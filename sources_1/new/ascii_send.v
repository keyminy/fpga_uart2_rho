==> flow/design.v <==
`timescale 1ns / 1ps
module ascii_send(
    input           clk,
    input           reset,
    input           btn,
    output          start,
    output  [7:0]   tx_data
    );
    parameter IDLE = 1'b0, TX = 1'b1;
    reg state,next_state;
    reg start_reg,start_next;
    reg [7:0] a_data_reg, a_data_next;
    assign start=start_reg;
    assign tx_data=a_data_reg;
    always @(posedge clk, posedge reset) begin
        if(reset) begin
            state <= IDLE;
            a_data_reg <= 8'h30;  
            start_reg <= 1'b0;
        end else begin
            state <= next_state;
            a_data_reg <= a_data_next;
            start_reg <= start_next;
        end
    end
    always @(*) begin
        next_state = state;
        start_next = start_reg;
        a_data_next = a_data_reg;
        case(state)
            IDLE: begin
                start_next = 1'b0;
                if(btn == 1'b1) begin
                    next_state = TX;
                end
            end
            TX: begin
                start_next = 1'b1;  
                a_data_next = a_data_reg + 1;
                next_state = IDLE;
            end
        endcase
    end
endmodule
==> Reports on ascii_send <==
Tool output for the design above, in the order of the flow.
Line numbers count from 1 in the design file above.
{ "inputs": {"top_module": "ascii_send", "clock": "clk", "cell_library": "sky130hd", "lib_corner": "tt_025C_1v80"} }

==> Word-level counts <==
Yosys after proc, flatten, opt, wreduce and memory -nomap, before mapping. Memory bits, and registers merged into a memory's read port (data or address), are not among the register bits. Print and check cells are not counted. Equal cells are merged and count once.
{ "op_classes": {"n_addsub": 1, "n_logic": 1, "muxes": 4} }
{ "op_table": {"columns": ["op", "n"], "rows": [
  ["8-bit by 1-bit adder with 8-bit output with constant B", 1],
  ["8-bit two-way mux", 1],
  ["1-bit parallel mux with 2-bit select", 2],
  ["1-bit NOT", 1],
  ["1-bit two-way mux", 1]
]} }
{ "bits": {"inputBits": 3, "reg_bits": 10, "output_inout_bits": 9, "wordCells": 9} }

==> Depth <==
Yosys ltp: most cells in a row. Word level: on the elaborated netlist, between registers, memories and ports. Mapped: between sequential cells and ports; inverters and the memories' decode and read muxes count.
{ "logic_depth": {"word_depth": 2, "abc_area": 0, "mapped_depth": 4, "ltp_nobuf": 3} }

==> After synthesis <==
The flow's flattened synthesis, as Yosys stat reports it; memories are mapped. The netlist is that of the ABC_AREA named above (0 if unset); the other value can give another one.
The area totals of this step are shown rounded.
{ "mapped": {"flip_flops": 10, "cells": 31, "synth_area_um2": 420, "sequential_area_um2": 253, "buffers": 1} }
{ "by_type": {"columns": ["cell", "n", "type_area_um2"], "rows": [
  ["sky130_fd_sc_hd__dfrtp_1", 8, 200.192],
  ["sky130_fd_sc_hd__dfstp_2", 2, 52.55],
  ["sky130_fd_sc_hd__xnor2_1", 4, 35.034],
  ["sky130_fd_sc_hd__xor2_1", 3, 26.275],
  ["sky130_fd_sc_hd__nand4_4", 1, 21.27],
  ["sky130_fd_sc_hd__ha_1", 1, 12.512],
  ["sky130_fd_sc_hd__nand4_1", 2, 12.512],
  ["sky130_fd_sc_hd__mux2_1", 1, 11.261],
  ["sky130_fd_sc_hd__nand2_1", 3, 11.261],
  ["sky130_fd_sc_hd__nor3_2", 1, 10.01],
  ["sky130_fd_sc_hd__buf_4", 1, 7.507],
  ["sky130_fd_sc_hd__and3_1", 1, 6.256],
  ["sky130_fd_sc_hd__nor2b_1", 1, 6.256],
  ["sky130_fd_sc_hd__inv_1", 1, 3.754],
  ["sky130_fd_sc_hd__nor2_1", 1, 3.754]
]} }

==> Timing after synthesis <==
Path of least setup slack by OpenSTA after synthesis, without wires, with an ideal clock, recovery checks aside; 20% of the period is set as input and as output delay. Where synthesis merged equal registers, the netlist keeps one of their names.
{ "synth_timing": {"path_kind": "flip-flop to flip-flop", "from": "reg a_data_reg[0]", "to": "reg a_data_reg[1]", "path_delay_ns": 1.156, "n_path_buf": 0, "setup_ns": 0.127, "clock_period_ns": 1.49, "required_ns": 1.363, "setup_slack_ns": 0.334, "launch_ns": 0.000, "arrival_ns": 1.029, "path_stages": 3, "period_less_setup_slack_ns": 1.156} }
"path_delay_ns" = arrival - input delay + setup time.
"path_stages" counts driving pins, that of a launching flip-flop among them; a cell with two outputs on the path counts twice.
"period_less_setup_slack_ns" = period - worst setup slack (recovery checks aside). The figure is calculated, with input and output delays left at 20% of the set period.
The rows between start and end are the longest chain of elaborated cells between them; the timing report does not say that the signal goes this way. Where chains are equally long, one stands for them.
A line is the first line of the expression or statement that the cell stems from. Yosys adds cells for indexed reads and writes and turns some case tables into memories.
{ "synth_via": {"cell_sequence": "sky130_fd_sc_hd__dfrtp_1 sky130_fd_sc_hd__ha_1 sky130_fd_sc_hd__mux2_1", "elab_chain_len": 2, "cells_between": 2, "cone_lines": 2, "cone_classes": "1 x add/sub; 1 x mux"} }
{ "synth_rtl": {"columns": ["item", "line_no", "source"], "rows": [
  ["start, declared", 12, "reg [7:0] a_data_reg, a_data_next;"],
  ["start, assigned", 18, "a_data_reg <= 8'h30;"],
  ["start, assigned", 22, "a_data_reg <= a_data_next;"],
  ["8-bit by 1-bit adder with 8-bit output", 39, "a_data_next = a_data_reg + 1;"],
  ["8-bit two-way mux", 30, "case(state)"],
  ["end, assigned", 18, null],
  ["end, assigned", 22, null],
  ["end, declared", 12, null]
]} }
Some nets on the timed path still bear RTL names; the line given drives or declares the net.
{ "synth_named_nets": {"columns": ["net", "line_no"], "rows": [
  ["a_data_next[1]", 30]
]} }

==> Timing after layout <==
From the final timing report of record 1: the path of least setup slack in the routed layout; clock arrival at registers is part of the times.
{ "layout_timing": {"path_kind": "flip-flop to flip-flop", "from": "reg a_data_reg[1]", "to": "reg a_data_reg[1]", "setup_ns": 0.10, "n_path_buf": 1, "required_ns": 1.08, "path_stages": 4, "launch_ns": 0.23, "arrival_ns": 1.28, "setup_slack_ns": -0.20, "clock_period_ns": 0.952} }
The rows between start and end are the longest chain of elaborated cells between them; the timing report does not say that the signal goes this way. Where chains are equally long, one stands for them.
{ "layout_via": {"cell_sequence": "sky130_fd_sc_hd__dfrtp_2 sky130_fd_sc_hd__buf_6 sky130_fd_sc_hd__ha_4 sky130_fd_sc_hd__mux2_4", "elab_chain_len": 2, "cells_between": 2, "cone_lines": 2, "cone_classes": "1 x add/sub; 1 x mux"} }
{ "layout_rtl": {"columns": ["item", "line_no", "source"], "rows": [
  ["start, declared", 12, "reg [7:0] a_data_reg, a_data_next;"],
  ["start, assigned", 18, "a_data_reg <= 8'h30;"],
  ["start, assigned", 22, "a_data_reg <= a_data_next;"],
  ["8-bit by 1-bit adder with 8-bit output", 39, "a_data_next = a_data_reg + 1;"],
  ["8-bit two-way mux", 30, "case(state)"],
  ["end, assigned", 18, null],
  ["end, assigned", 22, null],
  ["end, declared", 12, null]
]} }
Some nets on the timed path still bear RTL names; the line given drives or declares the net.
{ "layout_named_nets": {"columns": ["net", "line_no"], "rows": [
  ["a_data_next[1]", 30]
]} }

==> results <==
Record of 2 stored runs of the RTL-to-layout flow on ascii_send, platform sky130hd. The runs are unordered. Constraints: input delay and output delay 20% of the set period each, output load 0.01 pF.
"clock_period_reached_ns" = clock period - worst setup slack. The figure is calculated, with input and output delays left at 20% of the set period.
By "totalPower_uw" is meant OpenSTA's value without simulated activity: inputs other than the clock are taken to toggle once in ten clock periods, and the tool carries that through the logic.
Values from the reports are rounded here.
[
  {
    "run": "record 1",
    "settings": { "period_ns": 0.952, "CAP_MARGIN": 20, "CORE_MARGIN": 2, "CORE_UTILIZATION": 40, "SLEW_MARGIN": 20 },
    "results": { "yosys.chip_area_um2": 420, "total_die_area_um2": 1330, "finalCellArea_um2": 746, "util_pct": 78.5, "worst_setup_slack_ns": -0.203, "totalPower_uw": 2160, "clock_period_reached_ns": 1.155 }
  },
  {
    "run": "record 2",
    "settings": { "period_ns": 1.35, "CORE_UTILIZATION": 44, "SETUP_SLACK_MARGIN": 0.15, "PLACE_DENSITY": 0.52, "CORE_MARGIN": 9, "CELL_PAD_IN_SITES_DETAIL_PLACEMENT": 2, "TNS_END_PERCENT": 40, "GPL_TIMING_DRIVEN": 1, "GPL_ROUTABILITY_DRIVEN": 0, "MIN_ROUTING_LAYER": "met2", "MAX_ROUTING_LAYER": "met4", "CAP_MARGIN": 20, "SLEW_MARGIN": 20 },
    "outcome": "no results, floorplanning failed with PDN-0185"
  }
]
