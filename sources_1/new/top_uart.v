==> flow/design.v <==
`timescale 1ns / 1ps
module top_uart(
    input clk,
    input reset,
    input rx,
    output tx
    );
    wire w_rx_done;
    wire [7:0] w_rx_data;
    uart_why u_uart_why03(
        .clk(clk),
        .reset(reset),
        .start(w_rx_done),
        .tx_data(w_rx_data),
        .o_txd(tx),
        .o_tx_done(),  
        .rx(rx),
        .o_rx_data(w_rx_data),
        .o_rx_done(w_rx_done)
    );
endmodule
`timescale 1ns / 1ps
module uart_why(
    input clk,
    input reset,
    input start,
    input [7:0] tx_data,
    output o_tx_done,
    output o_txd,
    input rx,
    output [7:0] o_rx_data,
    output o_rx_done
    );
    wire w_br_tick;
    wire w_loop;
    baudrate_generator u_baud_gen(
        .clk(clk),
        .reset(reset),
        .br_tick(w_br_tick)
    );
    transmitter u_tarnsmitter(
        .clk(clk),
        .reset(reset),
        .br_tick(w_br_tick),
        .start(start),
        .tx_data(tx_data),
        .tx(o_txd),
        .tx_done(o_tx_done)
    );
    receiver u_receiver(
        .clk(clk),
        .reset(reset),
        .rx(rx),
        .br_tick(w_br_tick),
        .rx_data(o_rx_data),
        .rx_done(o_rx_done)
    );
endmodule
module baudrate_generator(
    input clk,
    input reset,
    output br_tick
);
    reg [$clog2(100_000_000/9600/16)-1:0] r_counter;
    reg r_tick;
    assign br_tick = r_tick;
    always @(posedge clk, posedge reset) begin
        if(reset) begin
            r_counter <= 0;
            r_tick <= 1'b0;
        end else begin
            if(r_counter == 100_000_000/9600/16 - 1) begin
                r_counter <= 0;
                r_tick <= 1'b1;
            end else begin
                r_counter <= r_counter + 1;
                r_tick <= 1'b0;       
            end
        end
    end
endmodule
module transmitter (
    input clk,
    input reset,
    input br_tick,
    input [7:0] tx_data,
    input start,
    output tx_done,
    output tx
);
    reg [3:0] state,next_state;
    reg tx_reg, tx_next;
    reg tx_done_reg,tx_done_next;
    reg [7:0] temp_data_reg,temp_data_next;
    reg [3:0] tick_cnt_reg,tick_cnt_next;  
    reg [2:0] bit_cnt_reg,bit_cnt_next; 
    parameter IDLE_S = 4'd0;
    parameter START_S = 4'd1;
    parameter D0_S = 4'd2, D1_S = 4'd3, D2_S = 4'd4, D3_S = 4'd5, D4_S = 4'd6, D5_S = 4'd7, D6_S = 4'd8, D7_S = 4'd9;
    parameter DATA_S = 4'd11;
    parameter STOP_S = 4'd10;
    assign tx = tx_reg;
    assign tx_done = tx_done_reg;
    always @(posedge clk,posedge reset) begin
        if(reset) begin
            state <= IDLE_S;
            tx_reg <= 1'b1;
            tx_done_reg <= 1'b0;
            temp_data_reg <= 0;
            tick_cnt_reg <= 0;
            bit_cnt_reg <= 0;
        end else begin
            state <= next_state;
            tx_reg <= tx_next;
            tx_done_reg <= tx_done_next;
            temp_data_reg <= temp_data_next;
            tick_cnt_reg <= tick_cnt_next;
            bit_cnt_reg <= bit_cnt_next;
        end
    end
    always @(*) begin
        next_state = state;  
        tx_next = tx_reg;
        tx_done_next = tx_done_reg;
        temp_data_next = temp_data_reg;
        tick_cnt_next = tick_cnt_reg;
        bit_cnt_next = bit_cnt_reg; 
        case(state)
            IDLE_S: begin
                tx_next = 1'b1;
                tx_done_next = 1'b0;
                if(start == 1'b1) begin
                    temp_data_next = tx_data;
                    next_state = START_S;
                    tick_cnt_next = 0;  
                    bit_cnt_next = 0;
                end
            end
            START_S: begin
                tx_next = 1'b0;
                if(br_tick) begin
                    if(tick_cnt_reg == 15) begin
                        next_state = DATA_S; 
                        tick_cnt_next = 0;
                    end else begin
                        tick_cnt_next = tick_cnt_reg + 1;
                    end
                end
            end
            DATA_S: begin
                tx_next = temp_data_reg[0];
                if(br_tick) begin
                    if(tick_cnt_reg == 15) begin
                        tick_cnt_next = 0;
                        if(bit_cnt_reg == 7) begin
                            next_state = STOP_S;
                            bit_cnt_next = 0;
                        end else begin
                            temp_data_next = {1'b0,temp_data_reg[7:1]};
                            bit_cnt_next = bit_cnt_reg + 1;
                        end
                    end else begin
                        tick_cnt_next = tick_cnt_reg + 1;
                    end
                end
            end
            STOP_S: begin
                tx_next = 1'b1;
                if(br_tick) begin
                    if(tick_cnt_reg == 15) begin
                        tx_done_next = 1'b1;
                        next_state = IDLE_S;
                        tick_cnt_next = 0;
                    end else begin
                        tick_cnt_next = tick_cnt_reg + 1;
                    end
                end
            end
        endcase
    end
endmodule
module receiver(
    input          clk,
    input          reset,
    input          br_tick,
    input          rx,
    output  [7:0]  rx_data,
    output         rx_done
);
    parameter IDLE = 2'd0,START = 2'd1,DATA = 2'd2, STOP = 2'd3;
    reg [1:0] state,next_state;
    reg [7:0] rx_data_reg,rx_data_next;
    reg [15:0] sample_bit_reg,sample_bit_next;
    reg [2:0] bit_cnt_reg,bit_cnt_next;  
    reg [3:0] sample_cnt_reg, sample_cnt_next;
    reg rx_done_reg,rx_done_next;
    assign rx_data = rx_data_reg;
    assign rx_done = rx_done_reg;
    always @(posedge clk or posedge reset) begin
        if(reset) begin
            state <= IDLE;
            rx_data_reg <= 0;
            sample_cnt_reg <= 0;
            rx_done_reg <= 1'b0;
            sample_cnt_reg <= 0;
            sample_bit_reg <= 0;
            rx_data_reg <= 0;
            bit_cnt_reg <= 0;
        end else begin
            rx_data_reg <= rx_data_next;
            state <= next_state;
            sample_cnt_reg <= sample_cnt_next;
            rx_done_reg <= rx_done_next;
            sample_cnt_reg <= sample_cnt_next;
            sample_bit_reg <= sample_bit_next;
            rx_data_reg <= rx_data_next;
            bit_cnt_reg <= bit_cnt_next;
        end
    end
    always @(*) begin
        next_state      = state;  
        rx_done_next    = rx_done_reg;
        sample_cnt_next = sample_cnt_reg;
        sample_bit_next = sample_bit_reg;
        rx_data_next = rx_data_reg;
        bit_cnt_next = bit_cnt_reg;
        case (state)
            IDLE: begin
                rx_done_next = 1'b0;
                if(rx == 1'b0) begin
                    sample_cnt_next = 0;  
                    next_state = START;
                end else begin
                    next_state = IDLE;  
                end
            end
            START: begin
                rx_data_next = 0;
                if(br_tick) begin
                    if(sample_cnt_reg == 15) begin
                        sample_cnt_next = 0;
                        next_state = DATA;
                    end else begin
                        sample_cnt_next = sample_cnt_reg + 1;
                        next_state = START;  
                    end
                end
            end 
            DATA : begin
                if(br_tick) begin
                    sample_bit_next = {rx,sample_bit_reg[15:1]};  
                    if(sample_cnt_reg == 15) begin
                        sample_cnt_next = 0;
                        rx_data_next = {sample_bit_reg[7],rx_data_reg[7:1]};
                        if(bit_cnt_reg == 7) begin
                            bit_cnt_next = 0;
                            next_state = STOP;
                        end else begin
                            bit_cnt_next = bit_cnt_reg + 1;
                        end
                    end 
                    else begin
                        sample_cnt_next = sample_cnt_reg + 1;
                    end
                end
            end
            STOP : begin
                if(br_tick) begin
                    if(sample_cnt_reg == 15) begin
                        sample_cnt_next = 0;
                        rx_done_next = 1'b1;
                        next_state = IDLE;
                    end else begin
                        sample_cnt_next = sample_cnt_reg + 1;
                    end
                end
            end
        endcase
    end
endmodule
==> Tool chain data of top_uart <==
The steps from the RTL of top_uart to its reports follow in flow order.
Line numbers count from 1 in the design file above.
Cell names lack the library's common part.
{ "inputs": {"top": "top_uart", "clk_port": "clk", "cell_library": "sky130hd", "lib_corner": "tt_025C_1v80"} }

==> After elaboration <==
Source: Yosys, flattened and elaborated, memories not mapped. Widths are those after wreduce. Registers that Yosys merges into a memory's read port (data or address) are not register bits. Print and check cells do not count. Equal cells are merged and count once.
{ "word_totals": {"regBits": 65, "out_inout_bits": 1} }
{ "op_classes": {"n_addsub": 5, "n_eq": 29, "n_mux": 51, "logic": 3, "n_reduce_logical": 21} }
{ "op_table": {"columns": ["operator", "n"], "rows": [
  ["4-bit 2-to-1 mux", 14],
  ["8-bit 2-to-1 mux", 6],
  ["8-bit case mux with 2-bit select", 2],
  ["16-bit 2-to-1 mux", 2],
  ["3-bit 2-to-1 mux", 8],
  ["2-bit != test (second input constant)", 10],
  ["2-bit by 1-bit != test with 1-bit output (second input constant)", 8],
  ["4-bit == test (second input constant)", 4],
  ["4-bit case mux with 4-bit select", 1],
  ["4-bit case mux with 2-bit select", 2],
  ["2-bit 2-to-1 mux", 7],
  ["3-bit AND reduction", 4],
  ["10-bit by 1-bit adder with 10-bit output (second input constant)", 1],
  ["10-bit == test (second input constant)", 1],
  ["10-bit 2-to-1 mux", 1],
  ["3-bit OR reduction", 3],
  ["9-bit AND reduction", 1],
  ["4-bit by 1-bit adder with 4-bit output (second input constant)", 2],
  ["2-bit case mux with 4-bit select", 1],
  ["2-bit OR reduction", 3],
  ["3-bit by 1-bit adder with 3-bit output (second input constant)", 2],
  ["3-bit == test (second input constant)", 2],
  ["6-bit AND reduction", 1],
  ["3-bit case mux with 2-bit select", 1],
  ["5-bit AND reduction", 1],
  ["2-bit == test (second input constant)", 2],
  ["2-bit AND reduction", 2],
  ["4-bit by 1-bit == test with 1-bit output (second input constant)", 1]
]} }
Other operator kinds: 11; their cells: 16.

==> Longest topological paths <==
Longest topological path by Yosys (ltp), each cell counted once; first at word level (registers and memories cut), then after technology mapping (sequential cells cut; the memories' decode and read muxes count).
{ "depth": {"ltp_word": 5, "ABC_AREA": 0, "ltp_mapped": 6, "ltp_nobuf": 6} }

==> Synthesis result <==
The flow's flattened synthesis, as Yosys stat reports it; memories are mapped. The netlist is that of the ABC_AREA named above (0 if unset); the other value can give another one.
{ "synth_totals": {"mapped_cells": 261, "yosys_area_um2": 2856.5, "sequential_area_um2": 1505.2, "flip_flops": 60} }
{ "types": {"columns": ["type", "n", "area_total_um2"], "rows": [
  ["dfrtp_1", 57, 1.43E+03],
  ["a22o_1", 15, 131.376],
  ["ha_1", 9, 112.608],
  ["mux2_2", 10, 112.608],
  ["nand2_1", 27, 101.347],
  ["nand4_1", 15, 93.84],
  ["dfstp_2", 3, 78.826],
  ["o21ai_0", 15, 75.072],
  ["nand3_1", 14, 70.067],
  ["a32oi_1", 7, 61.309],
  ["nor2_1", 14, 52.55],
  ["xnor2_1", 6, 52.55],
  ["mux2_4", 3, 45.043],
  ["a21oi_1", 7, 35.034],
  ["nor3_1", 5, 25.024],
  ["a21o_1", 3, 22.522],
  ["clkbuf_1", 6, 22.522],
  ["inv_1", 6, 22.522]
]} }
Other cell types: 28; their cells: 39.
The figures by module come from a second, unflattened synthesis with its own total; it is not the netlist above.
{ "hier_totals": {"cells_unflattened": 275, "hier_area_um2": 3110.5} }
Rows give one instance, submodules left out.
{ "modules": {"columns": ["mod", "instances", "cells", "area_um2", "seq_area_um2"], "rows": [
  ["receiver", 1, 122, 1441.4, 726.9],
  ["transmitter", 1, 105, 1116.1, 528.0],
  ["baudrate_generator", 1, 48, 553.0, 275.3],
  ["top_uart", 1, 0, 0.0, 0.0],
  ["uart_why", 1, 0, 0.0, 0.0]
]} }

==> Path before layout <==
OpenSTA on the mapped netlist: ideal clock, no wires. The path of least setup slack (recovery checks aside). Input and output delay are each 20% of the period. Register names are those of the netlist, which keeps one name where synthesis merged equal registers.
{ "synth_timing": {"path_kind": "reg2reg", "startpoint": "register u_uart_why03.u_tarnsmitter.state", "endpoint": "register u_uart_why03.u_tarnsmitter.bit_cnt_reg[0]", "clock_period_ps": 2290, "arrival_time_ps": 1480, "required_ps": 2169, "path_slack_ps": 689, "path_delay_ps": 1601, "stages": 6, "period_less_setup_slack_ps": 1601} }
"path_delay_ps" is the arrival time less input delay plus setup time.
"stages" counts driving pins, that of a launching flip-flop among them; a cell with two outputs on the path counts twice.
"period_less_setup_slack_ps" is the clock period less the worst setup slack; recovery checks do not enter. This is arithmetic on one report: input and output delays are still those of the set period (20% each).
An end named without its bit number is one bit of that signal or, where synthesis recoded a state register, one of its new flip-flops.
{ "synth_between": {"path_cell_list": "dfstp_2 buf_2 mux2i_4 nor3_1 mux2_2 a22o_1"} }
{ "synth_rtl": {"columns": ["item", "line", "text"], "rows": [
  ["from (decl)", 91, "reg [3:0] state,next_state;"],
  ["from (assign)", 106, "state <= IDLE_S;"],
  ["from (assign)", 113, "state <= next_state;"],
  ["to (assign)", 111, "bit_cnt_reg <= 0;"],
  ["to (assign)", 118, "bit_cnt_reg <= bit_cnt_next;"],
  ["to (decl)", 96, "reg [2:0] bit_cnt_reg,bit_cnt_next;"]
]} }
No chain of elaborated cells between the ends is given.

==> Worst path after layout <==
Path of least setup slack in the final report of run B (OpenROAD, finished layout, wires in). Where an end is a register, its clock arrival counts in the times.
The report prints the path's times to 10 ps; the period is as set.
{ "layout_timing": {"path_kind": "reg2reg", "startpoint": "register u_uart_why03.u_tarnsmitter.state", "endpoint": "register u_uart_why03.u_tarnsmitter.bit_cnt_reg[2]", "clock_period_ps": 965, "arrival_time_ps": 1740, "required_ps": 1180, "path_slack_ps": -560, "stages": 6} }
An end named without its bit number is one bit of that signal or, where synthesis recoded a state register, one of its new flip-flops.
{ "layout_between": {"path_cell_list": "dfstp_2 mux2i_4 buf_6 nor2_1 a22o_1 a22o_1"} }
{ "layout_rtl": {"columns": ["item", "line", "text"], "rows": [
  ["from (decl)", 91, "reg [3:0] state,next_state;"],
  ["from (assign)", 106, "state <= IDLE_S;"],
  ["from (assign)", 113, "state <= next_state;"],
  ["to (assign)", 111, "bit_cnt_reg <= 0;"],
  ["to (assign)", 118, "bit_cnt_reg <= bit_cnt_next;"],
  ["to (decl)", 96, "reg [2:0] bit_cnt_reg,bit_cnt_next;"]
]} }
No chain of elaborated cells between the ends is given.

Memo
Re: implementation data of top_uart

top_uart through Yosys and OpenROAD on sky130hd: 2 stored runs, unordered, with their settings and measured results. The constraints put input and output delay at 20% of the set period each and load the outputs with 0.01 pF.
"clock_period_reached_ps" = clock period - worst setup slack. The figure is calculated, with input and output delays left at 20% of the set period.
"critical_path_time_ps" is the time allowed to the run's worst setup path (the clock period less input and output delay, where it has them) less its slack. Clock arrival times count: a late capture clock shortens it, a late launch clock lengthens it.
"final_power_mw": no workload was simulated; the value follows from the tool's default switching activity.
"critical_path_time_ps" is known to 10 ps.
[
  {
    "run": "run A",
    "settings": { "period_ns": 1.17, "CORE_UTILIZATION": 72, "SETUP_SLACK_MARGIN": -0.02, "PLACE_DENSITY": 0.48, "HOLD_SLACK_MARGIN": 0.2, "SLEW_MARGIN": 25, "MAX_ROUTING_LAYER": "met4", "CAP_MARGIN": 20, "CORE_MARGIN": 2 },
    "outcome": "no results, clock tree synthesis failed with DPL-0038"
  },
  {
    "run": "run B",
    "settings": { "period_ns": 0.965, "CORE_UTILIZATION": 16, "PLACE_DENSITY_LB_ADDON": 0.02, "CORE_ASPECT_RATIO": 0.94, "CORE_MARGIN": 6, "CELL_PAD_IN_SITES_GLOBAL_PLACEMENT": 2, "ABC_AREA": 0, "GPL_TIMING_DRIVEN": 0, "GPL_ROUTABILITY_DRIVEN": 1, "CTS_CLUSTER_SIZE": 78, "CTS_CLUSTER_DIAMETER": 327, "CAP_MARGIN": 40, "SLEW_MARGIN": 20 },
    "results": { "final_power_mw": 6.193, "layout_utilization_pct": 26.6, "tns_setup_ps": -21656, "finish.stdcell_area_um2": 4569.4, "critical_path_time_ps": 1530, "critical_path_kind": "reg2reg", "synth_chip_area_um2": 2856.5, "final_die_area_um2": 21205.6, "worst_setup_slack_ps": -561, "clock_period_reached_ps": 1526 }
  }
]
